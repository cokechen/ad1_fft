==> flow/design.v <==
module PhaseAdder(
    input clk,
    input rst,
    input [9:0] FreqCtrl,   
    output [12:0]phase
    );
    reg [12:0]phase_reg = 0;
    assign phase = phase_reg;
    always@(posedge rst or posedge clk)
    begin
        if(rst)
            phase_reg <= 13'd0;
        else
            phase_reg <= phase_reg + FreqCtrl;  
    end
endmodule
From RTL to reports: PhaseAdder
Tool output for the design above, in the order of the flow.
Lines are those of the file above, counted from 1.
Operators: Yosys type, input widths -> output width; for muxes data width and select width s.
{ "design": {"top": "PhaseAdder", "clk_port": "clk", "cell_library": "sky130hd", "corner": "tt_025C_1v80"} }

Word level
Counts by Yosys on the flattened word-level netlist (proc, flatten, opt, wreduce; memories kept). Register bits leave out memories and registers merged into their read ports (data or address); mux counts leave out enables and synchronous resets folded into registers. Print and check cells are left out. Cells with the same type and inputs are merged into one.
{ "bits": {"out_inout_bits": 13, "in_bits": 12, "regBits": 13} }
{ "op_classes": {"addsub": 1} }
{ "op_table": {"columns": ["op", "count"], "rows": [
  ["$add 13x10->13", 1]
]} }

Depth
Longest topological path by Yosys (ltp), each cell counted once; first at word level (registers and memories cut), then after technology mapping (sequential cells cut; the memories' decode and read muxes count).
{ "depth": {"ltp_word": 1, "ABC_AREA": 1, "ltp_mapped": 9, "mapped_depth_nobuf": 9} }

Mapped cells and area
Yosys stat after the flow's synthesis: flattened, memories mapped to cells. It holds for the ABC_AREA given above (unset counts as 0); a run with the other value may have another netlist.
{ "synth_totals": {"buf_cells": 0, "seq_area_um2": 325.3, "ff_cells": 13, "area_um2": 985.9, "mapped_cells": 140} }
{ "types": {"columns": ["cell", "count", "type_area_um2"], "rows": [
  ["sky130_fd_sc_hd__dfrtp_1", 13, 325.312],
  ["sky130_fd_sc_hd__nand2_1", 55, 206.448],
  ["sky130_fd_sc_hd__ha_1", 10, 125.12],
  ["sky130_fd_sc_hd__inv_1", 26, 97.594],
  ["sky130_fd_sc_hd__xor2_1", 7, 61.309],
  ["sky130_fd_sc_hd__nand3_1", 11, 55.053],
  ["sky130_fd_sc_hd__nor2_1", 7, 26.275],
  ["sky130_fd_sc_hd__nand4_1", 4, 25.024],
  ["sky130_fd_sc_hd__fa_1", 1, 20.019],
  ["sky130_fd_sc_hd__nand3_2", 2, 20.019],
  ["sky130_fd_sc_hd__a21oi_1", 2, 10.01],
  ["sky130_fd_sc_hd__a21boi_0", 1, 7.507],
  ["sky130_fd_sc_hd__nor2_2", 1, 6.256]
]} }

Path before layout
Path of least setup slack by OpenSTA after synthesis, without wires, with an ideal clock, recovery checks aside; 20% of the period is set as input and as output delay. Where synthesis merged equal registers, the netlist keeps one of their names.
{ "synth_path": {"path_kind": "input -> register", "from": "input FreqCtrl[0]", "to": "register phase_reg[8]", "setup_slack_ns": 0.605, "t_required_ns": 2.126, "n_path_buf": 0, "path_stages": 7, "clock_period_ns": 2.25, "arrival_time_ns": 1.521, "delay_ns": 1.195, "setup_ns": 0.124, "period_less_setup_slack_ns": 1.645} }
"delay_ns" = arrival - input delay + setup time.
"path_stages" counts driving pins, that of a launching flip-flop among them; a cell with two outputs on the path counts twice.
"period_less_setup_slack_ns" is the clock period less the worst setup slack; recovery checks do not enter. This is arithmetic on one report: input and output delays are still those of the set period (20% each).
The rows between start and end are the longest chain of elaborated cells between them; the timing report does not say that the signal goes this way. Where chains are equally long, one stands for them.
A line is the first line of the expression or statement that the cell stems from. Yosys adds cells for indexed reads and writes and turns some case tables into memories.
{ "synth_between": {"path_cell_list": "sky130_fd_sc_hd__ha_1 sky130_fd_sc_hd__fa_1 sky130_fd_sc_hd__nand3_1 sky130_fd_sc_hd__nand3_2 sky130_fd_sc_hd__nand2_1 sky130_fd_sc_hd__nand2_1 sky130_fd_sc_hd__xor2_1", "elab_chain_cells": 1, "cone_cells": 1, "cone_lines": 1, "classes_between": "add/sub (1)"} }
{ "synth_lines": {"columns": ["element", "line", "source"], "rows": [
  ["start, declared", 4, "input [9:0] FreqCtrl,"],
  ["$add 13x10->13", 14, "phase_reg <= phase_reg + FreqCtrl;"],
  ["end, assigned", 12, "phase_reg <= 13'd0;"],
  ["end, assigned", 14, null],
  ["end, declared", 7, "reg [12:0]phase_reg = 0;"]
]} }

Worst path after layout
Path of least setup slack in the final report of flow run B (OpenROAD, finished layout, wires in). Where an end is a register, its clock arrival counts in the times.
{ "layout_path": {"path_kind": "register -> register", "from": "register phase_reg[0]", "to": "register phase_reg[8]", "setup_slack_ns": -0.23, "clock_period_ns": 1.28, "setup_ns": 0.10, "path_stages": 8, "t_required_ns": 1.45, "n_path_buf": 0, "arrival_time_ns": 1.68} }
The rows between start and end are the longest chain of elaborated cells between them; the timing report does not say that the signal goes this way. Where chains are equally long, one stands for them.
{ "layout_between": {"path_cell_list": "sky130_fd_sc_hd__dfrtp_1 sky130_fd_sc_hd__ha_4 sky130_fd_sc_hd__fa_2 sky130_fd_sc_hd__nand3_2 sky130_fd_sc_hd__nand3_4 sky130_fd_sc_hd__nand2_2 sky130_fd_sc_hd__nand2_2 sky130_fd_sc_hd__xor2_1", "elab_chain_cells": 1, "cone_cells": 1, "cone_lines": 1, "classes_between": "add/sub (1)"} }
{ "layout_lines": {"columns": ["element", "line", "source"], "rows": [
  ["start, declared", 7, "reg [12:0]phase_reg = 0;"],
  ["start, assigned", 12, "phase_reg <= 13'd0;"],
  ["start, assigned", 14, "phase_reg <= phase_reg + FreqCtrl;"],
  ["$add 13x10->13", 14, null],
  ["end, assigned", 12, null],
  ["end, assigned", 14, null],
  ["end, declared", 7, null]
]} }

Memo
Re: implementation data of PhaseAdder

Stored flow runs of PhaseAdder (2 of them; Yosys, OpenROAD, sky130hd). They differ in their settings and are not a sequence. Constraints: input delay and output delay 20% of the set period each, output load 0.01 pF.
By "period_reached_ns" is meant the clock period of the run minus its worst setup slack. This is arithmetic on one report: input and output delays are still those of the set period (20% each).
"worst_setup_path_time_ns" = time allowed to the worst setup path (clock period - input delay - output delay, where it has them) - its slack; a late launch clock adds to it, a late capture clock takes from it.
"power_uw" rests on the timing tool's default activity at the inputs, not on a simulated workload.
[
  {
    "run": "flow run A",
    "settings": { "period_ns": 3.54, "CORE_UTILIZATION": 56, "SETUP_SLACK_MARGIN": 0.0, "PLACE_DENSITY_LB_ADDON": 0.06, "CORE_ASPECT_RATIO": 1.84, "CORE_MARGIN": 8, "TNS_END_PERCENT": 90, "GPL_TIMING_DRIVEN": 1, "GPL_ROUTABILITY_DRIVEN": 0, "CTS_CLUSTER_SIZE": 40, "SLEW_MARGIN": 20, "CAP_MARGIN": 20 },
    "outcome": "no results, floorplanning failed with PDN-0185"
  },
  {
    "run": "flow run B",
    "settings": { "period_ns": 1.28, "CORE_UTILIZATION": 32, "PLACE_DENSITY_LB_ADDON": 0.14, "CORE_ASPECT_RATIO": 1.01, "CELL_PAD_IN_SITES_GLOBAL_PLACEMENT": 3, "ABC_AREA": 1, "GPL_TIMING_DRIVEN": 0, "GPL_ROUTABILITY_DRIVEN": 1, "SLEW_MARGIN": 25, "CAP_MARGIN": 20, "CORE_MARGIN": 2 },
    "results": { "period_reached_ns": 1.507, "post_route_stdcell_area_um2": 1555.2, "power_uw": 3720, "worst_setup_path_time_ns": 1.51, "timing.worst_path_kind": "register -> register", "post_synth_area_um2": 985.9, "worstSetupSlack_ns": -0.227, "final_die_area_um2": 3541.1 }
  }
]
